==> flow/design.v <==
module uart_tx_fsm (
    input  wire       clk,
    input  wire       rst_n,
    input  wire       tx_bit_tick,
    input  wire       tx_start,
    input  wire [7:0] tx_data_in,
    output reg        tx_line,
    output reg        tx_busy
);
    reg [9:0] shift_reg;
    reg [3:0] bit_ctr;
    always @(posedge clk or negedge rst_n) begin
        if (!rst_n) begin
            tx_line   <= 1'b1;
            tx_busy   <= 1'b0;
            shift_reg <= 10'd0;
            bit_ctr   <= 4'd0;
        end 
      else begin
            if (tx_bit_tick) begin
                if (!tx_busy) begin
                    if (tx_start) begin
                        shift_reg <= {1'b1, tx_data_in, 1'b0};
                        tx_busy   <= 1'b1;
                        bit_ctr   <= 4'd0;
                    end
                end 
      else begin
                    tx_line   <= shift_reg[0];
                    shift_reg <= shift_reg >> 1;
                    bit_ctr   <= bit_ctr + 4'd1;
                    if (bit_ctr == 4'd9) begin
                        tx_busy <= 1'b0;
                    end
                end
            end
        end
    end
endmodule
Step by step through the tools: uart_tx_fsm. Tool output for the design above, in the order of the flow. Lines are those of the file above, counted from 1. Operators carry their Yosys type and port widths (W data, S select, Z words). Cell names lack the library's common part. The mark n/a stands for no value.

Top module: uart_tx_fsm. Clock port: clk. Library: sky130hd. Timing corner: tt_025C_1v80.

Word level. Yosys after proc, flatten, opt, wreduce and memory -nomap, before mapping. Memory bits, and registers merged into a memory's read port (data or address), are not among the register bits. Print and check cells are not counted. Equal cells are merged and count once.

The figure for add/sub/neg operators is 1. The figure for muxes and demuxes is 7. The entry for equal/unequal tests reads 1. For reduce/logical cells the number is 3.

Operator list (count): $mux W10 (2); $mux W4 (2); $reduce_and A2 Y1 (2); $add A4 B1 Y4 const B (1); $eq A4 B4 Y1 const B (1); $mux W1 (3); $reduce_bool A2 Y1 (1).

The entry for input bits reads 12. Register bits: 16. Elaborated cells: 16. For output and inout port bits the number is 2.

Logic depth. Longest topological path by Yosys (ltp), each cell counted once; first at word level (registers and memories cut), then after technology mapping (sequential cells cut; the memories' decode and read muxes count).

Under word-level depth stands 3. ABC_AREA: 0. The entry for mapped depth reads 5. For depth with buffers taken out the number is 3.

Netlist. Source: synth_stat.txt of the flow (Yosys; design flattened, memories mapped). It holds for the ABC_AREA given above (unset counts as 0); a run with the other value may have another netlist. The area totals of this step are shown rounded.

Cell count: 70. The figure for flip-flops is 16. The entry for cell area after synthesis reads 745.7 µm². The figure for sequential area is 401.6 µm². The figure for buffers is 4.

Cell types: dfrtp_1 (count 15, total area 375.36 µm²); o22ai_1 (count 14, total area 87.584 µm²); a21oi_1 (count 10, total area 50.048 µm²); dfstp_2 (count 1, total area 26.275 µm²); nand2_1 (count 7, total area 26.275 µm²); ha_1 (count 2, total area 25.024 µm²); o311ai_2 (count 1, total area 16.266 µm²); o21ai_0 (count 3, total area 15.014 µm²); buf_6 (count 1, total area 11.261 µm²); mux2_2 (count 1, total area 11.261 µm²); a32o_1 (count 1, total area 10.01 µm²); buf_2 (count 2, total area 10.01 µm²); mux2i_1 (count 1, total area 10.01 µm²); nand3_1 (count 2, total area 10.01 µm²); a22o_1 (count 1, total area 8.758 µm²); a41oi_1 (count 1, total area 8.758 µm²); o21ai_2 (count 1, total area 8.758 µm²); buf_4 (count 1, total area 7.507 µm²).

Other cell types: 4; their cells: 5.

Timing after synthesis. OpenSTA on the mapped netlist: ideal clock, no wires. The path of least setup slack (recovery checks aside). Input and output delay are each 20% of the period. Register names are those of the netlist, which keeps one name where synthesis merged equal registers.

Path kind: register -> register. Start point: reg tx_busy. End point: reg bit_ctr[3]. For delay of the path the number is 1.098 ns. The entry for time at the first pin reads 0.000 ns. The figure for clock period is 1.67 ns. The entry for path slack reads 0.573 ns. Under stages stands 5. Under data required time stands 1.569 ns. For library setup time the number is 0.101 ns. Buffers on the path: 2. Data arrival time: 0.997 ns. The entry for synthesis period reached reads 1.097 ns.

"delay of the path" is the arrival time less input delay plus setup time. "stages" counts driving pins, that of a launching flip-flop among them; a cell with two outputs on the path counts twice. "synthesis period reached" is the clock period less the worst setup slack; recovery checks do not enter. This is arithmetic on one report: input and output delays are still those of the set period (20% each). The rows between start and end are the longest chain of elaborated cells between them; the timing report does not say that the signal goes this way. Where chains are equally long, one stands for them. Each line given opens the expression or statement behind the cell; cells for indexed reads and writes are added by Yosys, which also makes memories of some case tables. A register here has more assigning lines than the two given.

Cells stage by stage: dfrtp_1 buf_2 nand2_2 buf_6 o311ai_2. The entry for length of the longest elaborated chain reads 2. For elaborated cells between the ends (all ways) the number is 3. The figure for RTL lines with such cells is 1. Classes of those cells: 1 x mux; 2 x reduce/logical.

Ends and longest elaborated chain, after synthesis: start, declared (line 8) `output reg        tx_busy`; start, assigned (line 15) `tx_busy   <= 1'b0;`; start, assigned (line 24) `tx_busy   <= 1'b1;`; $reduce_bool A2 Y1; $reduce_and A2 Y1; end, assigned (line 17) `bit_ctr   <= 4'd0;`; end, assigned (line 31) `bit_ctr   <= bit_ctr + 4'd1;`; end, declared (line 11) `reg [3:0] bit_ctr;`.

Path in the finished layout. From the final timing report of entry A: the path of least setup slack in the routed layout; clock arrival at registers is part of the times.

Path kind: register -> output. Start point: reg tx_line. End point: out tx_line. The figure for clock period is 0.992 ns. Under external output delay stands 0.20 ns. Under data required time stands 0.79 ns. The entry for path slack reads -0.13 ns. Under stages stands 2. The entry for time at the first pin reads 0.28 ns. Buffers on the path: 1. Data arrival time: 0.93 ns.

Cells stage by stage: dfstp_2 buf_6. The entry for length of the longest elaborated chain reads 0. For elaborated cells between the ends (all ways) the number is 0. The figure for RTL lines with such cells is 0.

Ends and longest elaborated chain, after layout: start, declared (line 7) `output reg        tx_line,`; start, assigned (line 14) `tx_line   <= 1'b1;`; start, assigned (line 29) `tx_line   <= shift_reg[0];`; end, declared (line 7).

--- measured runs ---
Measured data: module uart_tx_fsm, platform sky130hd, 2 stored runs of the flow under differing settings, order arbitrary. Input and output delays are each 20% of the period that was set; the output load is 0.01 pF. "achieved period" means the clock period less the worst setup slack. The figure is calculated, with input and output delays left at 20% of the set period. "total design power" is the tool's figure for a default switching activity; nothing was simulated. The measured numbers are rounded.

Entry A has these settings: period_ns 0.992; CORE_UTILIZATION 21; SETUP_SLACK_MARGIN 0.22; CORE_MARGIN 10; CELL_PAD_IN_SITES_GLOBAL_PLACEMENT 1; CELL_PAD_IN_SITES_DETAIL_PLACEMENT 2; GPL_ROUTABILITY_DRIVEN 0; CTS_CLUSTER_SIZE 61; CAP_MARGIN 10; MIN_ROUTING_LAYER met1; SLEW_MARGIN 20. The chip area in the Yosys report is 745.7 µm². The total design power comes to 3.440 mW. For the standard-cell area after routing the run shows 1276 µm². The die outline area stands at 6335 µm². The measured final setup TNS is -0.775 ns. The measured achieved period is 1.126 ns. The worst setup slack after layout comes to -0.134 ns.

Entry B has these settings: period_ns 1.05; CORE_UTILIZATION 27; PLACE_DENSITY_LB_ADDON 0.24; CORE_ASPECT_RATIO 1.08; CORE_MARGIN 4; CELL_PAD_IN_SITES_GLOBAL_PLACEMENT 3; TNS_END_PERCENT 5; ABC_AREA 0; GPL_TIMING_DRIVEN 0; GPL_ROUTABILITY_DRIVEN 1; CAP_MARGIN 10; MIN_ROUTING_LAYER met1; SLEW_MARGIN 20. The total design power comes to 2.493 mW. For the standard-cell area after routing the run shows 988.4 µm². The measured achieved period is 1.140 ns. The die outline area stands at 3667 µm². The chip area in the Yosys report is 745.7 µm². The worst setup slack after layout comes to -0.090 ns. The measured final setup TNS is -0.145 ns.
--- end ---
