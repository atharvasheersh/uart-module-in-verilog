==> flow/design.v <==
module rx_fsm (
    input  wire       clk,
    input  wire       rst_n,
    input  wire       rx_sample_tick,
    input  wire       rx_line,
    output reg  [7:0] rx_data_out,
    output reg        rx_ready,
    output reg        rx_error
);
    localparam IDLE  = 2'b00;
    localparam START = 2'b01;
    localparam DATA  = 2'b10;
    localparam STOP  = 2'b11;
    reg [1:0]  state;
    reg [7:0]  shift_reg;
    reg [3:0]  bit_ctr;
    reg [3:0]  sample_ctr;
    reg rx_sync1, rx_sync2;
    always @(posedge clk or negedge rst_n) begin
        if (!rst_n) begin
            rx_sync1 <= 1'b1;
            rx_sync2 <= 1'b1;
        end else begin
            rx_sync1 <= rx_line;
            rx_sync2 <= rx_sync1;
        end
    end
    always @(posedge clk or negedge rst_n) begin
        if (!rst_n) begin
            state       <= IDLE;
            shift_reg   <= 8'd0;
            bit_ctr     <= 4'd0;
            sample_ctr  <= 4'd0;
            rx_data_out <= 8'd0;
            rx_ready    <= 1'b0;
            rx_error    <= 1'b0;
        end else begin
            rx_ready <= 1'b0;
            rx_error <= 1'b0;
            if (rx_sample_tick) begin
                case (state)
                    IDLE: begin
                        bit_ctr    <= 4'd0;
                        sample_ctr <= 4'd0;
                        if (rx_sync2 == 1'b0) begin   
                            state <= START;
                        end
                    end
                    START: begin
                        sample_ctr <= sample_ctr + 4'd1;
                        if (sample_ctr == 4'd7) begin
                            if (rx_sync2 == 1'b0) begin
                                state      <= DATA;      
                                sample_ctr <= 4'd0;
                                bit_ctr    <= 4'd0;
                            end else begin
                                state <= IDLE;           
                            end
                        end
                    end
                    DATA: begin
                        sample_ctr <= sample_ctr + 4'd1;
                        if (sample_ctr == 4'd7) begin
                            shift_reg  <= {rx_sync2, shift_reg[7:1]};  
                            bit_ctr    <= bit_ctr + 4'd1;
                            sample_ctr <= 4'd0;
                            if (bit_ctr == 4'd7) begin
                                state <= STOP;
                            end
                        end
                    end
                    STOP: begin
                        sample_ctr <= sample_ctr + 4'd1;
                        if (sample_ctr == 4'd7) begin
                            if (rx_sync2 == 1'b1) begin
                                rx_data_out <= shift_reg;
                                rx_ready    <= 1'b1;     
                            end else begin
                                rx_error    <= 1'b1;     
                            end
                            state      <= IDLE;
                            sample_ctr <= 4'd0;
                        end
                    end
                    default: state <= IDLE;
                endcase
            end
        end
    end
endmodule
; Tool chain data of rx_fsm
; What the tools print for rx_fsm, step after step.
; Line numbers count from 1 in the design file above.
; The mark - stands for no value.
[setup]
top_module = rx_fsm
clock = clk
cell_library = sky130hd
lib_corner = tt_025C_1v80

; After elaboration
; Yosys after proc, flatten, opt, wreduce and memory -nomap, before mapping. Memory bits, and registers merged into a memory's read port (data or address), are not among the register bits. Print and check cells are not counted. Equal cells are merged and count once.
[bits]
out_inout_bits = 10
register_bits = 30
[op_classes]
n_eq = 11
addsub = 2
reduce_and_logical = 8
n_mux = 23
[ops]
columns = op, count
row1 = parallel mux 4 bit (select 3 bit), 2
row2 = two-way mux 4 bit, 6
row3 = inequality test 2 bit with constant B, 6
row4 = two-way mux 2 bit, 6
row5 = adder 4 x 1 -> 4 bit with constant B, 2
row6 = == test 4 x 3 -> 1 bit with constant B, 2
row7 = parallel mux 2 bit (select 4 bit), 1
row8 = two-way mux 1 bit, 8
row9 = AND reduction 7 bit, 1
row10 = AND reduction 5 bit, 1
row11 = == test 2 bit with constant B, 2
row12 = AND reduction 4 bit, 1
row13 = nonzero test 4 bit, 1
row14 = AND reduction 3 bit, 1
row15 = nonzero test 3 bit, 1
row16 = == test 2 x 1 -> 1 bit with constant B, 1
row17 = zero test 2 bit, 1
row18 = OR reduction 2 bit, 1

; Depth
; Longest topological path by Yosys (ltp), each cell counted once; first at word level (registers and memories cut), then after technology mapping (sequential cells cut; the memories' decode and read muxes count).
[depth]
word_depth = 4
abc_area = 1
depth_mapped = 7
depth_no_buf = 7

; After synthesis
; Source: synth_stat.txt of the flow (Yosys; design flattened, memories mapped). It holds for the ABC_AREA given above (unset counts as 0); a run with the other value may have another netlist.
[synth_totals]
synth_area_um2 = 1428.9
n_buf = 5
mapped_cells = 166
ffs = 32
seqArea_um2 = 804.5
[types]
columns = type, count, type_area_um2
row1 = sky130_fd_sc_hd__dfrtp_1, 29, 725.696
row2 = sky130_fd_sc_hd__nand2_1, 68, 255.245
row3 = sky130_fd_sc_hd__dfstp_2, 3, 78.826
row4 = sky130_fd_sc_hd__nand4_1, 11, 68.816
row5 = sky130_fd_sc_hd__nand3_1, 13, 65.062
row6 = sky130_fd_sc_hd__inv_1, 12, 45.043
row7 = sky130_fd_sc_hd__nor2_1, 8, 30.029
row8 = sky130_fd_sc_hd__ha_1, 2, 25.024
row9 = sky130_fd_sc_hd__buf_6, 2, 22.522
row10 = sky130_fd_sc_hd__a21oi_1, 4, 20.019
row11 = sky130_fd_sc_hd__nand3_2, 2, 20.019
row12 = sky130_fd_sc_hd__buf_2, 3, 15.014
row13 = sky130_fd_sc_hd__o21ai_0, 3, 15.014
row14 = sky130_fd_sc_hd__nor2_4, 1, 11.261
row15 = sky130_fd_sc_hd__nor3b_1, 1, 7.507
row16 = sky130_fd_sc_hd__nand2_2, 1, 6.256
row17 = sky130_fd_sc_hd__nor2_2, 1, 6.256
row18 = sky130_fd_sc_hd__o22ai_1, 1, 6.256
row19 = sky130_fd_sc_hd__o21ai_1, 1, 5.005

; Timing after synthesis
; Path of least setup slack by OpenSTA after synthesis, without wires, with an ideal clock, recovery checks aside; 20% of the period is set as input and as output delay. Where synthesis merged equal registers, the netlist keeps one of their names.
[synth_timing]
kind = register to register
from = register sample_ctr[0]
to = register rx_data_out[0]
clock_period_ns = 2.74
t_first_pin_ns = 0.000
slack_ns = 1.508
t_arrival_ns = 1.115
stages = 7
setup_ns = 0.117
path_delay_ns = 1.232
period_less_setup_slack_ns = 1.232
; "path_delay_ns" = arrival - input delay + setup time.
; "stages": output pins that drive a net of the path, with the launching flip-flop's if there is one; two outputs of one cell count as two.
; "period_less_setup_slack_ns" is the clock period less the worst setup slack; recovery checks do not enter. This is arithmetic on one report: input and output delays are still those of the set period (20% each).
; Between the ends stands the longest chain of elaborated cells between them, by number of cells; it is not shown to be the way that was timed. Of several equally long chains one is given.
; A line is the first line of the expression or statement that the cell stems from. Yosys adds cells for indexed reads and writes and turns some case tables into memories.
; At most two assigning lines are given for a register; there are more.
[synth_via]
cell_sequence = sky130_fd_sc_hd__dfrtp_1 > sky130_fd_sc_hd__ha_1 > sky130_fd_sc_hd__nand3_2 > sky130_fd_sc_hd__nor2_4 > sky130_fd_sc_hd__nand3_2 > sky130_fd_sc_hd__nand2_1 > sky130_fd_sc_hd__nand2_1
elab_chain_len = 2
cone_cells = 2
[synth_rtl]
columns = element, line
row1 = start: declaration, 17  ; reg [3:0]  sample_ctr;
row2 = start: assignment, 50  ; sample_ctr <= sample_ctr + 4'd1;
row3 = start: assignment, 62  ; sample_ctr <= sample_ctr + 4'd1;
row4 = == test 4 x 3 -> 1 bit, 74  ; if (sample_ctr == 4'd7) begin
row5 = AND reduction 4 bit, -
row6 = end: assignment, 34  ; rx_data_out <= 8'd0;
row7 = end: assignment, 76  ; rx_data_out <= shift_reg;
row8 = end: declaration, 6  ; output reg  [7:0] rx_data_out,

; Path in the finished layout
; From the final timing report of job 1: the path of least setup slack in the routed layout; clock arrival at registers is part of the times.
[layout_timing]
kind = input to register
from = input port rx_sample_tick
to = register rx_data_out[7]
clock_period_ns = 3.17
setup_ns = 0.10
t_arrival_ns = 2.18
t_first_pin_ns = 0.63
input_delay_ns = 0.63
stages = 6
slack_ns = 1.21
; Between the ends stands the longest chain of elaborated cells between them, by number of cells; it is not shown to be the way that was timed. Of several equally long chains one is given.
[layout_via]
cell_sequence = sky130_fd_sc_hd__clkdlybuf4s50_1 > sky130_fd_sc_hd__inv_1 > sky130_fd_sc_hd__nor2_4 > sky130_fd_sc_hd__nand3_2 > sky130_fd_sc_hd__nand2_1 > sky130_fd_sc_hd__nand2_1
elab_chain_len = 1
cone_cells = 1
cone_lines = 0
[layout_rtl]
columns = element, line
row1 = start: declaration, 4  ; input  wire       rx_sample_tick,
row2 = AND reduction 4 bit, -
row3 = end: assignment, 34  ; rx_data_out <= 8'd0;
row4 = end: assignment, 76  ; rx_data_out <= shift_reg;
row5 = end: declaration, 6  ; output reg  [7:0] rx_data_out,

; rx_fsm through Yosys and OpenROAD on sky130hd: 2 stored runs, unordered, with their settings and measured results. The constraints put input and output delay at 20% of the set period each and load the outputs with 0.01 pF.
; "timing.achieved_period_ns": clock period set for the run, less the worst setup slack. It is reckoned from that one timing run; input and output delays stay at 20% of the period that was set.
; By "worst_path_time_ns" is meant the share of the clock period that the worst setup path is allowed (20% is reserved at inputs, 20% at outputs), minus its slack. Clock arrival times at its registers enter into it.
; "final_power_mw" rests on the timing tool's default activity at the inputs, not on a simulated workload.

[job 1: settings]
period_ns = 3.17
CORE_UTILIZATION = 48
SETUP_SLACK_MARGIN = -0.3
PLACE_DENSITY_LB_ADDON = 0.24
CORE_ASPECT_RATIO = 1.29
CELL_PAD_IN_SITES_GLOBAL_PLACEMENT = 0
CELL_PAD_IN_SITES_DETAIL_PLACEMENT = 0
ABC_AREA = 1
GPL_TIMING_DRIVEN = 1
CTS_CLUSTER_SIZE = 46
CAP_MARGIN = 20
CORE_MARGIN = 2
SLEW_MARGIN = 20
[job 1: results]
setup_worst_slack_ns = 1.206
fin_util_frac = 0.589
timing.achieved_period_ns = 1.964
yosys.chip_area_um2 = 1428.9
worst_path_time_ns = 1.33
critical_path_kind = input to register
final_power_mw = 1.051
worst_hold_slack_ns = 0.360
total_negative_slack_ns = 0.000
design_die_area_um2 = 3432.8

[job 2: settings]
period_ns = 1.52
CORE_UTILIZATION = 33
PLACE_DENSITY_LB_ADDON = 0.1
CORE_MARGIN = 4
CELL_PAD_IN_SITES_GLOBAL_PLACEMENT = 1
CTS_CLUSTER_SIZE = 100
CTS_CLUSTER_DIAMETER = 377
MIN_ROUTING_LAYER = met2
MAX_ROUTING_LAYER = met4
CAP_MARGIN = 20
SLEW_MARGIN = 20
[job 2: results]
final_power_mw = 1.576
design_die_area_um2 = 5433.9
fin_util_frac = 0.485
yosys.chip_area_um2 = 1425.1
total_negative_slack_ns = -0.197
worst_hold_slack_ns = 0.356
setup_worst_slack_ns = -0.096
worst_path_time_ns = 1.62
critical_path_kind = register to register
timing.achieved_period_ns = 1.616
